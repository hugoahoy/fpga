==> flow/design.v <==
`timescale 1ns / 1ps
module usb_write(
        input                   CLKOUT,
        input                   rst_n,
        input                   FLAGD,  
        input                   FLAGA,  
        output                  SLWR,
        output                  SLRD,
        output                  SLOE,
        output  wire            IFCLK,
        output  wire [ 1: 0]    FIFOADR,
		output  wire [ 3: 0]    LED,
		output  wire [ 2: 0]    cstate, 
		output  wire            pktend, 
        inout   wire [15: 0]    FDATA
    );
    parameter SEND_PKTEND = 3'b010;
    parameter IDLE = 3'b100;
    parameter WRITE_DATA = 3'b011;
    reg [2: 0] current_state = IDLE;
    reg [2: 0] next_state;
    assign IFCLK = ~CLKOUT;
    reg next_SLWR = 1'b1;
    reg next_SLRD = 1'b1;
    reg next_SLOE = 1'b1;
    reg next_pktend = 1'b1;
    reg [1:0] next_FIFOADR = 2'b10;
    reg [15:0] cnt = 0;
    assign SLWR = next_SLWR;
    assign SLRD = next_SLRD;
    assign SLOE = next_SLOE;
    assign pktend = next_pktend;
    assign LED[2:0] = next_state;
    assign LED[3] = FLAGD;
    assign cstate = current_state;
    assign FIFOADR = next_FIFOADR;
    assign FDATA = (next_state == WRITE_DATA)? {8'd0,cnt[7:0]}:16'hzzzz;
    always @(*) begin
        case(current_state)
            IDLE:begin
                if(FLAGD == 1'b1)begin
                    next_state = WRITE_DATA;
                end
                else begin
                    next_state = IDLE;
                end
            end
            WRITE_DATA:begin
                if (cnt[3:0] == 4'd15)begin
                    next_state = SEND_PKTEND;
                end
                else if(FLAGD == 1'b0)begin
                    next_state = IDLE;
                end
                else begin
                    next_state = WRITE_DATA;
                end
            end
            SEND_PKTEND:begin
                if(FLAGD == 1'b0)begin
                    next_state = IDLE;
                end
                else begin
                    next_state = WRITE_DATA;
                end
            end
            default:begin
                next_state = IDLE;
            end
        endcase
    end
    always @(*) begin
        case(current_state)
            WRITE_DATA:begin
                next_SLWR = 1'b0;
                next_SLRD = 1'b1;
                next_SLOE = 1'b1;
                next_pktend = 1'b1;
            end
            SEND_PKTEND:begin
                next_SLWR = 1'b0;
                next_SLRD = 1'b1;
                next_SLOE = 1'b1;
                next_pktend = 1'b0;                
            end
            default:begin
                next_SLWR = 1'b1;
                next_SLRD = 1'b1;
                next_SLOE = 1'b1;
                next_pktend = 1'b1;
            end
        endcase
    end
    always @(*) begin
        if(current_state == IDLE)begin
            next_FIFOADR[1:0] = 2'b10;  
        end
        else begin
            next_FIFOADR[1:0] = 2'b10;
        end
    end
    always@(posedge CLKOUT, negedge rst_n) begin
        if(rst_n == 1'b0)begin
            current_state <= IDLE;
        end
        else begin
            current_state <= next_state;
        end
    end
    always@(posedge CLKOUT)begin
        if(next_state == WRITE_DATA)begin
            cnt <= cnt + 16'b1;
        end
        else begin
            cnt <= cnt + 16'b0;
        end
    end
endmodule
; ---- Tool chain data of usb_write
; Tool output for the design above, in the order of the flow.
; Line numbers count from 1 in the design file above.
; Operators carry their Yosys type and port widths (W data, S select, Z words).
; Library cell names are shortened.
; The mark n/a stands for no value.
[inputs]
design = usb_write
clock = CLKOUT
lib = sky130hd
pvt_corner = tt_025C_1v80

; ---- After elaboration
; Counts by Yosys on the flattened word-level netlist (proc, flatten, opt, wreduce; memories kept). Register bits leave out memories and registers merged into their read ports (data or address); mux counts leave out enables and synchronous resets folded into registers. Print and check cells are left out. Cells with the same type and inputs are merged into one.
[word_totals]
reg_bits = 19
input_bits = 4
output_inout_bits = 30
[classes]
add_sub_neg = 1
eq_ne = 5
mux = 6
logic = 1
reduce_logical = 2
[op_table]
columns = cell, count
row1 = $add A16 B1 Y16 const B, 1
row2 = $mux W16, 1
row3 = $eq A3 B2 Y1 const B, 3
row4 = $pmux W3 S2, 1
row5 = $mux W3, 2
row6 = $reduce_or A2 Y1, 2
row7 = $eq A4 B4 Y1 const B, 1
row8 = $eq A3 B3 Y1 const B, 1
row9 = $mux W1, 2
row10 = $not A1 Y1, 1

; ---- Logic depth
; Depth = most cells in a row (Yosys ltp): at word level without a register or memory, in the mapped netlist without a sequential cell, where the memories' decode and read muxes count.
[depth]
word_depth = 5
abc_area = 1
ltp_mapped = 6
ltp_nobuf = 6

; ---- Mapped cells and area
; The flow's flattened synthesis, as Yosys stat reports it; memories are mapped. The netlist is that of the ABC_AREA named above (0 if unset); the other value can give another one.
[types]
columns = type, count, type_area_um2
row1 = edfxtp_1, 8, 240.23
row2 = buf_4, 13, 97.594
row3 = nand2_1, 16, 60.058
row4 = dfrtp_1, 2, 50.048
row5 = inv_1, 11, 41.29
row6 = nand3_1, 6, 30.029
row7 = dfstp_2, 1, 26.275
row8 = nand3_2, 2, 20.019
row9 = xnor2_1, 2, 17.517
row10 = nand3b_1, 2, 15.014
row11 = ha_1, 1, 12.512
row12 = nor2_2, 2, 12.512
row13 = conb_1, 2, 7.507
row14 = nor2_1, 2, 7.507
row15 = nand2_2, 1, 6.256
row16 = nand4_1, 1, 6.256
row17 = a21oi_1, 1, 5.005
row18 = o21ai_0, 1, 5.005
[synth_totals]
mapped_cells = 74
synth_area_um2 = 660.6
ffs = 11
buffers = 13

# Flow runs of usb_write

Flow measurements of usb_write on sky130hd: 2 stored runs with different settings, listed in no order. Input and output delays are each 20% of the period that was set; the output load is 0.01 pF.
"design_power_mw" rests on the timing tool's default activity at the inputs, not on a simulated workload.

# flow run 1
==> flow/run.sh <==
#!/bin/bash
# the make line also repeats the synthesis and layout settings of config.mk as NAME=value (left out here)
make -C /OpenROAD-flow-scripts/flow DESIGN_CONFIG=/design/flow/config.mk WORK_HOME=/design/flow/orfs CLKGATE_MAP_FILE= finish
==> flow/config.mk <==
export PLATFORM = sky130hd
export DESIGN_NAME = usb_write
export DESIGN_NICKNAME = usb_write
export VERILOG_FILES = /design/flow/design.v
export SDC_FILE = /design/flow/constraint.sdc
export NUM_CORES = 4
export LEC_CHECK = 0
export ABC_AREA = 1
export CAP_MARGIN = 20
export CORE_MARGIN = 3
export CORE_UTILIZATION = 50
export GPL_TIMING_DRIVEN = 0
export HOLD_SLACK_MARGIN = -0.01
export MAX_ROUTING_LAYER = met4
export SETUP_SLACK_MARGIN = 0.19
export SLEW_MARGIN = 20
export TNS_END_PERCENT = 20
==> flow/constraint.sdc <==
create_clock -name core_clock -period 2.35 [get_ports {CLKOUT}]
set_input_delay 0.4700 -clock core_clock [delete_from_list [all_inputs] [get_ports {CLKOUT}]]
set_output_delay 0.4700 -clock core_clock [all_outputs]
set_load 0.01 [all_outputs]

==> flow run 1: results <==
post_synth_area_um2=660.6
design_die_area_um2=1793.5
finalCellArea_um2=890.9
finish.utilization_frac=0.761
ws_setup_ps=259
fin_tns_ps=0
design_power_mw=1.084

# flow run 2
==> flow/run.sh <==
#!/bin/bash
# the make line also repeats the synthesis and layout settings of config.mk as NAME=value (left out here)
make -C /OpenROAD-flow-scripts/flow DESIGN_CONFIG=/design/flow/config.mk WORK_HOME=/design/flow/orfs CLKGATE_MAP_FILE= finish
==> flow/config.mk <==
export PLATFORM = sky130hd
export DESIGN_NAME = usb_write
export DESIGN_NICKNAME = usb_write
export VERILOG_FILES = /design/flow/design.v
export SDC_FILE = /design/flow/constraint.sdc
export NUM_CORES = 4
export LEC_CHECK = 0
export CAP_MARGIN = 15
export CORE_ASPECT_RATIO = 0.99
export CORE_MARGIN = 3
export CORE_UTILIZATION = 67
export MAX_ROUTING_LAYER = met5
export MIN_ROUTING_LAYER = met1
export PLACE_DENSITY_LB_ADDON = 0.3
export SETUP_SLACK_MARGIN = 0.14
export SLEW_MARGIN = 20
export TNS_END_PERCENT = 10
==> flow/constraint.sdc <==
create_clock -name core_clock -period 1.92 [get_ports {CLKOUT}]
set_input_delay 0.3840 -clock core_clock [delete_from_list [all_inputs] [get_ports {CLKOUT}]]
set_output_delay 0.3840 -clock core_clock [all_outputs]
set_load 0.01 [all_outputs]

==> flow run 2: results <==
outcome="not finished: floorplanning ended with error PDN-0185"
